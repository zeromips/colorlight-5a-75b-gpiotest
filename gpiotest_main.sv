==> flow/design.v <==
`default_nettype none              
`timescale 1ns/1ps
module gpiotest_main (
	output logic J1_0,
	output logic J1_1,
	output logic J1_2,
	output logic J1_3,
	output logic J1_4,
	output logic J1_5,
	output logic J2_0,
	output logic J2_1,
	output logic J2_2,
	output logic J2_3,
	output logic J2_4,
	output logic J2_5,
	output logic J3_0,
	output logic J3_1,
	output logic J3_2,
	output logic J3_3,
	output logic J3_4,
	output logic J3_5,
	output logic J4_0,
	output logic J4_1,
	output logic J4_2,
	output logic J4_3,
	output logic J4_4,
	output logic J4_5,
	output logic J5_0,
	output logic J5_1,
	output logic J5_2,
	output logic J5_3,
	output logic J5_4,
	output logic J5_5,
	output logic J6_0,
	output logic J6_1,
	output logic J6_2,
	output logic J6_3,
	output logic J6_4,
	output logic J6_5,
	output logic J7_0,
	output logic J7_1,
	output logic J7_2,
	output logic J7_3,
	output logic J7_4,
	output logic J7_5,
	output logic J8_0,
	output logic J8_1,
	output logic J8_2,
	output logic J8_3,
	output logic J8_4,
	output logic J8_5,
	input wire logic    clk_i          
);
localparam      CNT_BITS = 28;               
logic [CNT_BITS-1:0] counter;                
initial begin
	counter =  '0;
end
always_ff @(posedge clk_i) begin
	counter <= counter + 1'b1;
end
logic [5:0]     seq;     
assign          seq = counter[CNT_BITS-7+:6];  
always_ff @(posedge clk_i) begin
	J1_0     <= 1'b0;
	J1_1     <= 1'b0;
	J1_2     <= 1'b0;
	J1_3     <= 1'b0;
	J1_4     <= 1'b0;
	J1_5     <= 1'b0;
	J2_0     <= 1'b0;
	J2_1     <= 1'b0;
	J2_2     <= 1'b0;
	J2_3     <= 1'b0;
	J2_4     <= 1'b0;
	J2_5     <= 1'b0;
	J3_0     <= 1'b0;
	J3_1     <= 1'b0;
	J3_2     <= 1'b0;
	J3_3     <= 1'b0;
	J3_4     <= 1'b0;
	J3_5     <= 1'b0;
	J4_0     <= 1'b0;
	J4_1     <= 1'b0;
	J4_2     <= 1'b0;
	J4_3     <= 1'b0;
	J4_4     <= 1'b0;
	J4_5     <= 1'b0;
	J5_0     <= 1'b0;
	J5_1     <= 1'b0;
	J5_2     <= 1'b0;
	J5_3     <= 1'b0;
	J5_4     <= 1'b0;
	J5_5     <= 1'b0;
	J6_0     <= 1'b0;
	J6_1     <= 1'b0;
	J6_2     <= 1'b0;
	J6_3     <= 1'b0;
	J6_4     <= 1'b0;
	J6_5     <= 1'b0;
	J7_0     <= 1'b0;
	J7_1     <= 1'b0;
	J7_2     <= 1'b0;
	J7_3     <= 1'b0;
	J7_4     <= 1'b0;
	J7_5     <= 1'b0;
	J8_0     <= 1'b0;
	J8_1     <= 1'b0;
	J8_2     <= 1'b0;
	J8_3     <= 1'b0;
	J8_4     <= 1'b0;
	J8_5     <= 1'b0;
	case (seq)
		6'h00:  J1_0     <= 1'b1;
		6'h01:  J1_1     <= 1'b1;
		6'h02:  J1_2     <= 1'b1;
		6'h03:  J1_3     <= 1'b1;
		6'h04:  J1_4     <= 1'b1;
		6'h05:  J1_5     <= 1'b1;
		6'h06:  J2_0     <= 1'b1;
		6'h07:  J2_1     <= 1'b1;
		6'h08:  J2_2     <= 1'b1;
		6'h09:  J2_3     <= 1'b1;
		6'h0a:  J2_4     <= 1'b1;
		6'h0b:  J2_5     <= 1'b1;
		6'h0c:  J3_0     <= 1'b1;
		6'h0d:  J3_1     <= 1'b1;
		6'h0e:  J3_2     <= 1'b1;
		6'h0f:  J3_3     <= 1'b1;
		6'h10:  J3_4     <= 1'b1;
		6'h11:  J3_5     <= 1'b1;
		6'h12:  J4_0     <= 1'b1;
		6'h13:  J4_1     <= 1'b1;
		6'h14:  J4_2     <= 1'b1;
		6'h15:  J4_3     <= 1'b1;
		6'h16:  J4_4     <= 1'b1;
		6'h17:  J4_5     <= 1'b1;
		6'h18:  J5_0     <= 1'b1;
		6'h19:  J5_1     <= 1'b1;
		6'h1a:  J5_2     <= 1'b1;
		6'h1b:  J5_3     <= 1'b1;
		6'h1c:  J5_4     <= 1'b1;
		6'h1d:  J5_5     <= 1'b1;
		6'h1e:  J6_0     <= 1'b1;
		6'h1f:  J6_1     <= 1'b1;
		6'h20:  J6_2     <= 1'b1;
		6'h21:  J6_3     <= 1'b1;
		6'h22:  J6_4     <= 1'b1;
		6'h23:  J6_5     <= 1'b1;
		6'h24:  J7_0     <= 1'b1;
		6'h25:  J7_1     <= 1'b1;
		6'h26:  J7_2     <= 1'b1;
		6'h27:  J7_3     <= 1'b1;
		6'h28:  J7_4     <= 1'b1;
		6'h29:  J7_5     <= 1'b1;
		6'h2a:  J8_0     <= 1'b1;
		6'h2b:  J8_1     <= 1'b1;
		6'h2c:  J8_2     <= 1'b1;
		6'h2d:  J8_3     <= 1'b1;
		6'h2e:  J8_4     <= 1'b1;
		6'h2f:  J8_5     <= 1'b1;
		default:    ;
	endcase
end
endmodule
`default_nettype wire                
Step by step through the tools: gpiotest_main
The steps from the RTL of gpiotest_main to its reports follow in flow order.
Line numbers count from 1 in the design file above.
{"block": "setup", "top_module": "gpiotest_main", "clk_port": "clk_i", "cell_library": "sky130hd", "pvt_corner": "tt_025C_1v80"}

Elaborated design
Counts by Yosys on the flattened word-level netlist (proc, flatten, opt, wreduce; memories kept). Register bits leave out memories and registers merged into their read ports (data or address); mux counts leave out enables and synchronous resets folded into registers. Print and check cells are left out. Cells with the same type and inputs are merged into one.
{"block": "classes", "n_eq": 47, "reduce_and_logical": 1, "n_addsub": 1, "muxes": 48}
{"block": "ops", "op": "6-bit by 5-bit == test with 1-bit output (second input constant)", "count": 16}
{"block": "ops", "op": "6-bit == test (second input constant)", "count": 16}
{"block": "ops", "op": "6-bit by 4-bit == test with 1-bit output (second input constant)", "count": 8}
{"block": "ops", "op": "1-bit 2-to-1 mux", "count": 48}
{"block": "ops", "op": "28-bit by 1-bit adder with 28-bit output (second input constant)", "count": 1}
{"block": "ops", "op": "6-bit by 3-bit == test with 1-bit output (second input constant)", "count": 4}
{"block": "ops", "op": "6-bit by 2-bit == test with 1-bit output (second input constant)", "count": 2}
{"block": "ops", "op": "6-bit by 1-bit == test with 1-bit output (second input constant)", "count": 1}
{"block": "ops", "op": "6-bit logical NOT", "count": 1}
{"block": "bits", "inputBits": 1, "reg_bits": 76, "wordCells": 146}

Logic depth
Yosys ltp: most cells in a row. Word level: on the elaborated netlist, between registers, memories and ports. Mapped: between sequential cells and ports; inverters and the memories' decode and read muxes count.
{"block": "logic_depth", "ltp_word": 2, "abc_area": 0, "mapped_depth": 5, "ltp_nobuf": 5}

After synthesis
Source: synth_stat.txt of the flow (Yosys; design flattened, memories mapped). It holds for the ABC_AREA given above (unset counts as 0); a run with the other value may have another netlist.
{"block": "synth_totals", "area_um2": 2376.0, "n_buf": 12, "cells": 235, "ffs": 75, "seqArea_um2": 1501.4}
{"block": "by_type", "type": "sky130_fd_sc_hd__dfxtp_1", "count": 75, "type_area_um2": 1501.44}
{"block": "by_type", "type": "sky130_fd_sc_hd__nor2_1", "count": 53, "type_area_um2": 198.941}
{"block": "by_type", "type": "sky130_fd_sc_hd__xnor2_1", "count": 14, "type_area_um2": 122.618}
{"block": "by_type", "type": "sky130_fd_sc_hd__xor2_1", "count": 11, "type_area_um2": 96.342}
{"block": "by_type", "type": "sky130_fd_sc_hd__nand2_1", "count": 21, "type_area_um2": 78.826}
{"block": "by_type", "type": "sky130_fd_sc_hd__nand3_1", "count": 12, "type_area_um2": 60.058}
{"block": "by_type", "type": "sky130_fd_sc_hd__nand4_1", "count": 9, "type_area_um2": 56.304}
{"block": "by_type", "type": "sky130_fd_sc_hd__nor4_2", "count": 3, "type_area_um2": 37.536}
{"block": "by_type", "type": "sky130_fd_sc_hd__clkbuf_1", "count": 9, "type_area_um2": 33.782}
{"block": "by_type", "type": "sky130_fd_sc_hd__nor2b_1", "count": 4, "type_area_um2": 25.024}
{"block": "by_type", "type": "sky130_fd_sc_hd__nand4_4", "count": 1, "type_area_um2": 21.27}
{"block": "by_type", "type": "sky130_fd_sc_hd__and3_1", "count": 3, "type_area_um2": 18.768}
{"block": "by_type", "type": "sky130_fd_sc_hd__nor4_1", "count": 3, "type_area_um2": 18.768}
{"block": "by_type", "type": "sky130_fd_sc_hd__nor3_1", "count": 3, "type_area_um2": 15.014}
{"block": "by_type", "type": "sky130_fd_sc_hd__and2_1", "count": 2, "type_area_um2": 12.512}
{"block": "by_type", "type": "sky130_fd_sc_hd__ha_1", "count": 1, "type_area_um2": 12.512}
{"block": "by_type", "type": "sky130_fd_sc_hd__nand2b_1", "count": 2, "type_area_um2": 12.512}
{"block": "by_type", "type": "sky130_fd_sc_hd__buf_2", "count": 2, "type_area_um2": 10.01}
Not listed: further types 6, cells in them 7.

Path before layout
Path of least setup slack by OpenSTA after synthesis, without wires, with an ideal clock, recovery checks aside; 20% of the period is set as input and as output delay. Where synthesis merged equal registers, the netlist keeps one of their names.
{"block": "synth_path", "path_kind": "register to register", "from": "reg counter[0]", "to": "reg counter[24]", "path_slack_ps": 1477, "setup_ps": 72, "launch_ps": 0, "stages": 6, "delay_ps": 1503, "t_arrival_ps": 1431, "clock_period_ps": 2980, "n_path_buf": 0, "synth_period_reached_ps": 1503}
"delay_ps" is the arrival time less input delay plus setup time.
"stages" counts driving pins, that of a launching flip-flop among them; a cell with two outputs on the path counts twice.
"synth_period_reached_ps" is the clock period less the worst setup slack; recovery checks do not enter. This is arithmetic on one report: input and output delays are still those of the set period (20% each).
Between the ends stands the longest chain of elaborated cells between them, by number of cells; it is not shown to be the way that was timed. Of several equally long chains one is given.
Each line given opens the expression or statement behind the cell; cells for indexed reads and writes are added by Yosys, which also makes memories of some case tables.
{"block": "synth_between", "cell_sequence": "sky130_fd_sc_hd__dfxtp_1 -> sky130_fd_sc_hd__ha_1 -> sky130_fd_sc_hd__and4_1 -> sky130_fd_sc_hd__nand4_4 -> sky130_fd_sc_hd__nor4_2 -> sky130_fd_sc_hd__xor2_1", "elab_chain_len": 1}
{"block": "synth_rtl", "item": "start, declared", "line_no": 55, "text": "logic [CNT_BITS-1:0] counter;"}
{"block": "synth_rtl", "item": "start, assigned", "line_no": 60, "text": "counter <= counter + 1'b1;"}
{"block": "synth_rtl", "item": "28-bit by 1-bit adder with 28-bit output", "line_no": 60}
{"block": "synth_rtl", "item": "end, assigned", "line_no": 60}
{"block": "synth_rtl", "item": "end, declared", "line_no": 55}

Timing after layout
Path of least setup slack in the final report of flow run 1 (OpenROAD, finished layout, wires in). Where an end is a register, its clock arrival counts in the times.
The path's times are printed in steps of 10 ps; the period is the one set.
{"block": "layout_path", "path_kind": "register to register", "from": "reg counter[1]", "to": "reg counter[22]", "n_path_buf": 1, "path_slack_ps": -210, "stages": 7, "t_arrival_ps": 1640, "setup_ps": 70, "launch_ps": 320, "clock_period_ps": 1170}
Between the ends stands the longest chain of elaborated cells between them, by number of cells; it is not shown to be the way that was timed. Of several equally long chains one is given.
{"block": "layout_between", "cell_sequence": "sky130_fd_sc_hd__dfxtp_2 -> sky130_fd_sc_hd__ha_4 -> sky130_fd_sc_hd__and4_4 -> sky130_fd_sc_hd__nand4_4 -> sky130_fd_sc_hd__buf_12 -> sky130_fd_sc_hd__nor3_4 -> sky130_fd_sc_hd__xor2_1", "elab_chain_len": 1}
{"block": "layout_rtl", "item": "start, declared", "line_no": 55, "text": "logic [CNT_BITS-1:0] counter;"}
{"block": "layout_rtl", "item": "start, assigned", "line_no": 60, "text": "counter <= counter + 1'b1;"}
{"block": "layout_rtl", "item": "28-bit by 1-bit adder with 28-bit output", "line_no": 60}
{"block": "layout_rtl", "item": "end, assigned", "line_no": 60}
{"block": "layout_rtl", "item": "end, declared", "line_no": 55}

2 stored runs of gpiotest_main in the flow (synthesis by Yosys, layout by OpenROAD, sky130hd cells), in arbitrary order. Constraints: input delay and output delay 20% of the set period each, output load 0.01 pF.
"period_less_ws_ps": clock period set for the run, less the worst setup slack. It is reckoned from that one timing run; input and output delays stay at 20% of the period that was set.
"worst_setup_path_time_ps" = time allowed to the worst setup path (clock period - input delay - output delay, where it has them) - its slack; a late launch clock adds to it, a late capture clock takes from it.
"worst_setup_path_time_ps" is known to 10 ps.

{"run": "flow run 1", "settings": { "period_ns": 1.17, "CORE_UTILIZATION": 19, "SETUP_SLACK_MARGIN": 0.04, "PLACE_DENSITY_LB_ADDON": 0.2, "CORE_MARGIN": 5, "CELL_PAD_IN_SITES_GLOBAL_PLACEMENT": 3, "ABC_AREA": 0, "GPL_TIMING_DRIVEN": 0, "CTS_CLUSTER_SIZE": 83, "CAP_MARGIN": 15, "MAX_ROUTING_LAYER": "met4", "SLEW_MARGIN": 20 }, "results": { "worst_setup_path_time_ps": 1380, "timing.worst_path_kind": "register to register", "design_die_area_um2": 14841.3, "finalCellArea_um2": 3507.1, "period_less_ws_ps": 1377, "worst_hold_slack_ps": 443, "timing.setup.ws_ps": -207, "synthArea_um2": 2376.0, "fin_util_pct": 29.0 }}
{"run": "flow run 2", "settings": { "period_ns": 2.2, "CORE_UTILIZATION": 47, "SETUP_SLACK_MARGIN": 0.38, "HOLD_SLACK_MARGIN": 0.05, "CORE_ASPECT_RATIO": 1.27, "CELL_PAD_IN_SITES_DETAIL_PLACEMENT": 2, "TNS_END_PERCENT": 75, "ABC_AREA": 1, "GPL_TIMING_DRIVEN": 0, "CTS_CLUSTER_SIZE": 86, "CTS_CLUSTER_DIAMETER": 283, "SLEW_MARGIN": 25, "MAX_ROUTING_LAYER": "met4", "CAP_MARGIN": 20, "CORE_MARGIN": 2 }, "outcome": "not finished: placement ended with error DPL-0033"}
